==> flow/design.v <==
`timescale 1ns / 1ps
module APB_Slave (
    input  logic        PCLK,
    input  logic        PRESET,
    input  logic [ 3:0] PADDR,
    input  logic        PWRITE,
    input  logic        PSEL,
    input  logic        PENABLE,
    input  logic [31:0] PWDATA,
    output logic [31:0] PRDATA,
    output logic        PREADY
);
    logic [31:0] slv_reg0, slv_reg1, slv_reg2, slv_reg3;
    always_ff @(posedge PCLK, posedge PRESET) begin
        if (PRESET) begin
            slv_reg0 <= 0;
            slv_reg1 <= 0;
            slv_reg2 <= 0;
            slv_reg3 <= 0;
        end else begin
            PREADY <= 1'b0;
            if (PSEL & PENABLE) begin
                PREADY <= 1'b1;
                if (PWRITE) begin
                    case (PADDR[3:2])
                        2'd0: slv_reg0 <= PWDATA;
                        2'd1: slv_reg1 <= PWDATA;
                        2'd2: slv_reg2 <= PWDATA;
                        2'd3: slv_reg3 <= PWDATA;
                    endcase
                end else begin
                    case (PADDR[3:2])
                        2'd0: PRDATA <= slv_reg0;
                        2'd1: PRDATA <= slv_reg1;
                        2'd2: PRDATA <= slv_reg2;
                        2'd3: PRDATA <= slv_reg3;
                    endcase
                end
            end
        end
    end
endmodule
; Step by step through the tools: APB_Slave
; Tool output for the design above, in the order of the flow.
; Lines are those of the file above, counted from 1.
; Operators: Yosys type, input widths -> output width; for muxes data width and select width s.
; A cell with - has no value.
[inputs]
top = APB_Slave
clock_port = PCLK
lib = sky130hd
pvt_corner = tt_025C_1v80

; Word level
; Counts by Yosys on the flattened word-level netlist (proc, flatten, opt, wreduce; memories kept). Register bits leave out memories and registers merged into their read ports (data or address). Print and check cells are left out. Cells with the same type and inputs are merged into one.
[word_totals]
regBits = 161
in_bits = 41
output_inout_bits = 33
elab_cells = 20
[op_classes]
equal = 3
mux = 2
n_logic = 3
reduce_and_logical = 6
[op_table]
columns = cell, count
row1 = $pmux 32 s4, 1
row2 = $reduce_and 3->1, 5
row3 = $eq 2x2->1 const B, 2
row4 = $not 1->1, 2
row5 = $eq 2x1->1 const B, 1
row6 = $logic_not 2->1, 1
row7 = $and 1x1->1, 1
row8 = $mux 1, 1

; Longest topological paths
; Depth = most cells in a row (Yosys ltp): at word level without a register or memory, in the mapped netlist without a sequential cell, where the memories' decode and read muxes count.
[logic_depth]
ltp_word = 2
abc_area = 0
mapped_depth = 5
ltp_nobuf = 3

; Mapped cells and area
; Yosys stat after the flow's synthesis: flattened, memories mapped to cells. It holds for the ABC_AREA given above (unset counts as 0); a run with the other value may have another netlist.
[synth_totals]
cells = 350
yosys_area_um2 = 6657.6
seqArea_um2 = 4194.0
ffs = 161
buf_cells = 21
[types]
columns = type, count, area_total_um2
row1 = sky130_fd_sc_hd__dfrtp_1, 128, 3.2E+03
row2 = sky130_fd_sc_hd__mux2_2, 96, 1.08E+03
row3 = sky130_fd_sc_hd__edfxtp_1, 33, 990.95
row4 = sky130_fd_sc_hd__mux4_2, 32, 720.691
row5 = sky130_fd_sc_hd__mux2_4, 30, 450.432
row6 = sky130_fd_sc_hd__buf_2, 18, 90.086
row7 = sky130_fd_sc_hd__buf_6, 3, 33.782
row8 = sky130_fd_sc_hd__mux2_1, 2, 22.522
row9 = sky130_fd_sc_hd__nor3b_2, 1, 12.512
row10 = sky130_fd_sc_hd__nand3_2, 1, 10.01
row11 = sky130_fd_sc_hd__nor3_2, 1, 10.01
row12 = sky130_fd_sc_hd__or3b_1, 1, 8.758
row13 = sky130_fd_sc_hd__nor3b_1, 1, 7.507
row14 = sky130_fd_sc_hd__and2_1, 1, 6.256
row15 = sky130_fd_sc_hd__nand4_1, 1, 6.256
row16 = sky130_fd_sc_hd__inv_1, 1, 3.754

; Timing after synthesis
; Source: OpenSTA report_checks on the synthesized netlist (no wires, ideal clock, input and output delay 20% of the period each), path of least setup slack; recovery checks are left aside. Register names are those of the netlist, which keeps one name where synthesis merged equal registers.
[synth_timing]
kind = input to register
start = input port PRESET
end = register PREADY
period_ns = 6.4
in_delay_ns = 1.280
setup_time_ns = 0.490
t_first_pin_ns = 1.280
arrival_ns = 3.933
t_required_ns = 5.910
slack_ns = 1.978
path_delay_ns = 3.143
path_stages = 1
path_buffers = 0
synth_period_reached_ns = 4.422
; "path_delay_ns" is the arrival time less input delay plus setup time.
; "path_stages" counts driving pins, that of a launching flip-flop among them; a cell with two outputs on the path counts twice.
; "synth_period_reached_ns" = period - worst setup slack (recovery checks aside). The figure is calculated, with input and output delays left at 20% of the set period.
[synth_between]
path_cell_list = sky130_fd_sc_hd__inv_1
elab_chain_len = 0
cone_cells = 0
cone_lines = 0
[synth_rtl]
columns = item, line
row1 = from (decl), 4  ; input  logic        PRESET,
row2 = to (assign), 21  ; PREADY <= 1'b0;
row3 = to (assign), 23  ; PREADY <= 1'b1;
row4 = to (decl), 11  ; output logic        PREADY

; Timing after layout
; From the final timing report of run 1: the path of least setup slack in the routed layout; clock arrival at registers is part of the times.
[layout_timing]
kind = input to register
start = input port PWRITE
end = register slv_reg2[31]
period_ns = 6.45
in_delay_ns = 1.29
setup_time_ns = 0.11
t_first_pin_ns = 1.29
arrival_ns = 3.57
t_required_ns = 6.75
slack_ns = 3.18
path_stages = 5
path_buffers = 2
; Between the ends stands the longest chain of elaborated cells between them, by number of cells; it is not shown to be the way that was timed. Of several equally long chains one is given.
; Each line given opens the expression or statement behind the cell; cells for indexed reads and writes are added by Yosys, which also makes memories of some case tables.
[layout_between]
path_cell_list = sky130_fd_sc_hd__clkdlybuf4s50_1 sky130_fd_sc_hd__nand3_2 sky130_fd_sc_hd__nor3b_4 sky130_fd_sc_hd__buf_4 sky130_fd_sc_hd__mux2_2
elab_chain_len = 1
cone_cells = 1
cone_lines = 0
cone_classes = reduce/logical (1)
[layout_rtl]
columns = item, line
row1 = from (decl), 6  ; input  logic        PWRITE,
row2 = $reduce_and 3->1, -
row3 = to (assign), 18  ; slv_reg2 <= 0;
row4 = to (assign), 28  ; 2'd2: slv_reg2 <= PWDATA;
row5 = to (decl), 13  ; logic [31:0] slv_reg0, slv_reg1, slv_reg2, slv_reg3;

; Flow measurements of APB_Slave on sky130hd: 2 stored runs with different settings, listed in no order. Input and output delays are each 20% of the period that was set; the output load is 0.01 pF.
; By "period_less_ws_ns" is meant the clock period of the run minus its worst setup slack. This is arithmetic on one report: input and output delays are still those of the set period (20% each).
; "worst_path_ns" is the time allowed to the run's worst setup path (the clock period less input and output delay, where it has them) less its slack. Clock arrival times count: a late capture clock shortens it, a late launch clock lengthens it.
; "design_power_w" rests on the timing tool's default activity at the inputs, not on a simulated workload.

[run 1: settings]
period_ns = 6.45
CORE_UTILIZATION = 35
PLACE_DENSITY = 0.38
CORE_MARGIN = 6
CELL_PAD_IN_SITES_GLOBAL_PLACEMENT = 1
CTS_CLUSTER_SIZE = 10
CTS_CLUSTER_DIAMETER = 141
MIN_ROUTING_LAYER = met1
MAX_ROUTING_LAYER = met5
CAP_MARGIN = 20
SLEW_MARGIN = 20
[run 1: results]
synthesis_area_um2 = 6657.6
die_footprint_um2 = 22476.0
cell_area_final_um2 = 8236.6
fin_util_pct = 45.1
timing.setup.ws_ns = 3.178
timing.setup.tns_ns = 0.000
ws_hold_ns = 0.492
design_power_w = 0.002799
period_less_ws_ns = 3.272
worst_path_ns = 1.98
critical_path_type = input to register

[run 2: settings]
period_ns = 3.48
CORE_UTILIZATION = 40
SETUP_SLACK_MARGIN = -0.15
PLACE_DENSITY = 0.91
CORE_ASPECT_RATIO = 1.82
TNS_END_PERCENT = 30
CTS_CLUSTER_SIZE = 81
CAP_MARGIN = 10
SLEW_MARGIN = 20
CORE_MARGIN = 2
[run 2: results]
synthesis_area_um2 = 6657.6
die_footprint_um2 = 17738.6
cell_area_final_um2 = 8159.1
fin_util_pct = 50.0
timing.setup.ws_ns = 1.004
timing.setup.tns_ns = 0.000
ws_hold_ns = 0.486
design_power_w = 0.00497
period_less_ws_ns = 2.476
worst_path_ns = 1.78
critical_path_type = input to register
